==> flow/design.v <==
module baud_gen #(
    parameter WIDTH = 14
)(
    input logic clk,
    input logic rst_n,
    input logic [WIDTH-1:0] dvsr,
    output logic tick
);
    logic [WIDTH-1:0] count;
    always_ff @(posedge clk or negedge rst_n) begin
        if(!rst_n) 
            count <= {WIDTH{1'b0}};
        else if(count == 0) 
            count <= dvsr;
        else
            count <= count - 1;
    end
    assign tick = (count == 0);
endmodule
`timescale 1ps/1ps
module uart_rx (
    input logic clk,
    input logic rst_n,
    input logic s_tick,
    input logic rx,
    output logic [7:0] rx_data,
    output logic rx_done
);
typedef enum logic [1:0] {
    IDLE,
    START,
    DATA,
    STOP
} ux_states_t;
ux_states_t current_state, next_state;
logic next_rx_done;
logic [3:0] current_count, next_count;
logic [2:0] current_bit_count, next_bit_count;
logic [7:0] data_reg, next_data_reg;
always_comb begin
    next_state = current_state;
    next_count = current_count;
    next_data_reg = data_reg;
    next_bit_count = current_bit_count;
    next_rx_done = 1'b0;
    case(current_state)
        IDLE: begin
            if(~rx) begin
                next_state = START;
                next_count = 0;
                next_bit_count = 0;
            end else begin
                next_state = IDLE;
            end
        end
        START: begin
            if(s_tick) begin
                if(current_count == 4'd7) begin
                    if(~rx) begin
                        next_count = 0;
                        next_state = DATA;
                    end else begin
                        next_state = IDLE;
                    end
                end else begin
                    next_count = current_count + 1;
                    next_state = START;
                end
            end
        end
        DATA: begin
            if(s_tick) begin
                if(current_count == 4'd15) begin
                    next_count = 0;
                    next_data_reg = {rx, data_reg[7:1]};
                    if(current_bit_count == 3'd7) begin
                        next_state = STOP;
                    end else begin
                        next_bit_count = current_bit_count + 1;
                        next_state = DATA;
                    end
                end else begin
                    next_count = current_count + 1;
                    next_state = DATA;
                end
            end
        end
        STOP: begin
            if(s_tick) begin
                if(current_count == 4'd15) begin
                    if(rx) begin 
                        next_state = IDLE;
                        next_rx_done = 1'b1;
                    end else begin
                        next_state = IDLE;
                    end
                end else begin
                    next_count = current_count + 1;
                    next_state = STOP;
                end
            end
        end
    endcase
end
always_ff @(posedge clk or negedge rst_n) begin
    if(!rst_n) begin
        current_state <= IDLE;
        current_count <= 0;
        current_bit_count <= 0;
        data_reg <= 8'd0;
        rx_done <= 1'b0;
    end else begin
        current_state <= next_state;
        current_count <= next_count;
        current_bit_count <= next_bit_count;
        data_reg <= next_data_reg;
        rx_done <= next_rx_done;
    end
end
assign rx_data = data_reg;
endmodule
module uart_top (
    input logic clk,
    input logic rst_n,
    input logic [10:0] dvsr,
    input logic tx,
    output logic rx,
    input logic tx_start,
    input logic [7:0] tx_data,
    output logic tx_done,
    output logic [7:0] rx_data,
    output logic rx_done
);
    logic s_tick;
    baud_gen #(
        .WIDTH(14)
    ) baud_gen_inst (
        .clk(clk),
        .rst_n(rst_n),
        .dvsr(dvsr),
        .tick(s_tick)
    );
    uart_tx uart_tx_inst (
        .clk(clk),
        .rst_n(rst_n),
        .s_tick(s_tick),
        .tx_start(tx_start),
        .tx_data(tx_data),
        .tx(tx),
        .tx_done(tx_done)
    );
    uart_rx uart_rx_inst (
        .clk(clk),
        .rst_n(rst_n),
        .s_tick(s_tick),
        .rx(rx),
        .rx_data(rx_data),
        .rx_done(rx_done)
    );
endmodule
`timescale 1ps/1ps
module uart_tx (
    input logic clk,
    input logic rst_n,
    input logic s_tick,
    input logic tx_start,
    input logic [7:0] tx_data,
    output logic tx,
    output logic tx_done
);
    typedef enum logic [1:0] {
        IDLE,
        START,
        DATA,
        STOP
    } ux_states_t;
    ux_states_t current_state, next_state;
    logic [3:0] current_count, next_count;
    logic [2:0] current_bit_count, next_bit_count;
    logic [7:0] data_reg, next_data_reg;
    logic next_tx, next_tx_done;
    always_comb begin
        next_state = current_state;
        next_count = current_count;
        next_bit_count = current_bit_count;
        next_tx = tx;
        next_data_reg = data_reg;
        next_tx_done = 1'b0;
        case(current_state)
        IDLE: begin
            if(tx_start) begin
                next_state = START;
                next_count = 0;
                next_data_reg = tx_data;
            end else begin
                next_state = IDLE;
            end
        end
        START: begin
            next_tx = 1'b0;
            if(s_tick)
                if(current_count == 4'd15) begin
                    next_count = 0;
                    next_bit_count = 0;
                    next_state = DATA;
                end else begin
                    next_count = current_count + 1;
                    next_state = START;
                end
        end
        DATA: begin
            next_tx = data_reg[0];
            if(s_tick) begin
                if(current_count == 4'd15) begin
                    next_data_reg = data_reg >> 1;
                    next_bit_count = current_bit_count + 1;
                    next_count = 0;
                    if(current_bit_count == 3'd7) next_state = STOP;
                end else begin
                        next_count = current_count + 1;
                        next_state = DATA;
                    end
            end
        end
        STOP: begin
            next_tx = 1'b1;
            if(s_tick) begin
                if(current_count == 4'd15) begin
                    next_state = IDLE;
                    next_tx_done = 1'b1;
                end else begin
                        next_count = current_count + 1;
                        next_state = STOP;
                    end
            end
        end
        endcase
    end
    always_ff @(posedge clk or negedge rst_n) begin
        if(!rst_n) begin
            tx <= 1'b1;
            tx_done <= 1'b0;
            current_state <= IDLE;
        end else begin
            current_state <= next_state;
            tx <= next_tx;
            current_bit_count <= next_bit_count;
            current_count <= next_count;
            data_reg <= next_data_reg;
            tx_done <= next_tx_done;
        end
    end
endmodule
# == Tool chain data of uart_top ==
# Tool output for the design above, in the order of the flow.
# Line numbers count from 1 in the design file above.
# Library cell names are shortened.
# The mark - stands for no value.
# inputs
top_module,uart_top
clock,clk
cell_library,sky130hd
pvt_corner,tt_025C_1v80

# == Elaborated design ==
# Source: Yosys, flattened and elaborated, memories not mapped. Widths are those after wreduce. Registers that Yosys merges into a memory's read port (data or address) are not register bits. Print and check cells do not count. Equal cells are merged and count once.
# classes
addsub,5
muxes,54
n_eq,27
shifts,0
n_div,0
compare,0
bitwise,3
n_reduce_logical,16
mul,0
# ops
op,n
2-to-1 mux 4 bit,12
2-to-1 mux 2 bit,14
2-to-1 mux 8 bit,3
2-to-1 mux 3 bit,8
!= test 2 bit with constant B,11
case mux 4 bit (select 4 bit),1
case mux 2 bit (select 4 bit),2
subtractor 14 x 1 -> 14 bit with constant B,1
logical NOT 14 bit,1
2-to-1 mux 14 bit,1
case mux 4 bit (select 3 bit),1
case mux 3 bit (select 2 bit),2
AND reduction 5 bit,2
OR reduction 3 bit,3
!= test 2 x 1 -> 1 bit with constant B,4
equality test 2 bit with constant B,4
adder 4 x 1 -> 4 bit with constant B,2
equality test 4 bit with constant B,2
AND reduction 4 bit,2
2-to-1 mux 1 bit,8
OR reduction 2 bit,3
adder 3 x 1 -> 3 bit with constant B,2
equality test 3 bit with constant B,2
AND reduction 3 bit,2
AND reduction 6 bit,1
equality test 2 x 1 -> 1 bit with constant B,2
logical NOT 2 bit,2
equality test 4 x 3 -> 1 bit with constant B,1
# Not listed: further kinds 3, cells in them 6.
# word_totals
ff_bits,42
out_inout_bits,11
inputBits,23
word_cells,115
latchBits,0
ramBits,0
clocked_rd_ports_x_width,0
mem_bits_ro,0
n_memories,0

# == Logic depth ==
# Depth = most cells in a row (Yosys ltp): at word level without a register or memory, in the mapped netlist without a sequential cell, where the memories' decode and read muxes count.
# depth
word_depth,5
ABC_AREA,0
ltp_mapped,7
depth_no_buf,6

# == After synthesis ==
# Source: synth_stat.txt of the flow (Yosys; design flattened, memories mapped). It holds for the ABC_AREA given above (unset counts as 0); a run with the other value may have another netlist.
# synth_totals
n_buf,12
synth_area_um2,1378.8
ffs,26
seqArea_um2,686.9
stdcells,136
# types
cell,n,area_total_um2
dfrtp_1,18,450.432
edfxtp_1,7,210.202
nor2_1,23,86.333
buf_4,10,75.072
ha_1,4,50.048
xnor2_1,5,43.792
a21oi_1,7,35.034
xor2_1,4,35.034
nand3_1,6,30.029
dfstp_2,1,26.275
nand2_1,7,26.275
nand4b_4,1,23.773
o21a_1,3,22.522
o21ai_0,4,20.019
and2_1,3,18.768
nor2b_1,3,18.768
nor4_1,3,18.768
inv_1,4,15.014
# Other cell types: 22; their cells: 23.

# == Path before layout ==
# Source: OpenSTA report_checks on the synthesized netlist (no wires, ideal clock, input and output delay 20% of the period each), path of least setup slack; recovery checks are left aside. Register names are those of the netlist, which keeps one name where synthesis merged equal registers.
# synth_timing
path_type,register to register
startpoint,reg baud_gen_inst.count[0]
endpoint,reg uart_tx_inst.current_bit_count[0]
t_arrival_ns,1.614
delay_ns,1.941
path_slack_ns,0.038
driving_pins,7
tclk_ns,1.98
setup_ns,0.327
launch_ns,0.000
n_path_buf,1
t_required_ns,1.653
period_less_setup_slack_ns,1.942
# "delay_ns" is the arrival time less input delay plus setup time.
# "driving_pins": output pins that drive a net of the path, with the launching flip-flop's if there is one; two outputs of one cell count as two.
# "period_less_setup_slack_ns" = period - worst setup slack (recovery checks aside). The figure is calculated, with input and output delays left at 20% of the set period.
# Between the ends stands the longest chain of elaborated cells between them, by number of cells; it is not shown to be the way that was timed. Of several equally long chains one is given.
# A line is the first line of the expression or statement that the cell stems from. Yosys adds cells for indexed reads and writes and turns some case tables into memories.
# At most two assigning lines are given for a register; there are more.
# The path ends at the enable pin of a flip-flop; only ways to that pin are counted.
# synth_between
path_cell_list,dfrtp_1 -> inv_1 -> ha_1 -> nor3b_2 -> nand4b_4 -> clkbuf_1 -> a21oi_1
elab_chain_cells,3
cells_between,4
classes_between,eq/ne: 2; reduce/logical: 2
# synth_lines
item,line,text
from (decl),9,logic [WIDTH-1:0] count;
from (assign),14,count <= dvsr;
from (assign),16,count <= count - 1;
logical NOT 14 bit,18,assign tick = (count == 0);
!= test 2 bit,-,
AND reduction 6 bit,-,
to (assign),247,current_bit_count <= next_bit_count;
to (decl),179,"logic [2:0] current_bit_count, next_bit_count;"

# == Worst path after layout ==
# From the final timing report of record 1: the path of least setup slack in the routed layout; clock arrival at registers is part of the times.
# layout_timing
path_type,register to register
startpoint,reg baud_gen_inst.count[10]
endpoint,reg uart_tx_inst.current_count[3]
n_path_buf,0
setup_ns,0.28
t_arrival_ns,1.93
path_slack_ns,0.34
driving_pins,5
launch_ns,0.32
t_required_ns,2.26
tclk_ns,2.22
# Between the ends stands the longest chain of elaborated cells between them, by number of cells; it is not shown to be the way that was timed. Of several equally long chains one is given.
# At most two assigning lines are given for a register; there are more.
# The path ends at the enable pin of a flip-flop; only ways to that pin are counted.
# layout_between
path_cell_list,dfrtp_1 -> or4_4 -> nand4b_4 -> a21oi_1 -> o211a_1
elab_chain_cells,3
cells_between,4
classes_between,eq/ne: 2; reduce/logical: 2
# layout_lines
item,line,text
from (decl),9,logic [WIDTH-1:0] count;
from (assign),14,count <= dvsr;
from (assign),16,count <= count - 1;
logical NOT 14 bit,18,assign tick = (count == 0);
!= test 2 x 1 -> 1 bit,-,
AND reduction 5 bit,-,
to (assign),248,current_count <= next_count;
to (decl),178,"logic [3:0] current_count, next_count;"

# Module uart_top, platform sky130hd: 2 stored runs of the flow (Yosys, OpenROAD) with differing settings, in no particular order. Input and output delays are each 20% of the period that was set; the output load is 0.01 pF.
# "clock_period_reached_ns" means the clock period less the worst setup slack. The figure is calculated, with input and output delays left at 20% of the set period.
# By "worstPathTime_ns" is meant the share of the clock period that the worst setup path is allowed (20% is reserved at inputs, 20% at outputs), minus its slack. Clock arrival times at its registers enter into it.
# "final_power_uw": no workload was simulated; the value follows from the tool's default switching activity.
# Settings: n/a = not set for that run.
run name,period_ns,CAP_MARGIN,CORE_MARGIN,CORE_UTILIZATION,SLEW_MARGIN,SETUP_SLACK_MARGIN,PLACE_DENSITY_LB_ADDON,CORE_ASPECT_RATIO,TNS_END_PERCENT,GPL_TIMING_DRIVEN,CTS_CLUSTER_SIZE,MIN_ROUTING_LAYER,yosys.chip_area_um2,design.die.area_um2,finalCellArea_um2,finish.utilization_pct,setup_ws_ns,fin_tns_ns,final_power_uw,clock_period_reached_ns,worstPathTime_ns,worstPathKind
record 1,2.22,20,2,40,20,n/a,n/a,n/a,n/a,n/a,n/a,n/a,1378.8,3932.5,1582.8,47.8,0.338,0.000,1338,1.882,1.88,register to register
record 2,1.62,10,2,29,20,0.27,0.1,1.22,100,1,82,met1,1378.8,5324.6,2013.2,44.1,-0.160,-2.827,2441,1.780,1.78,register to register
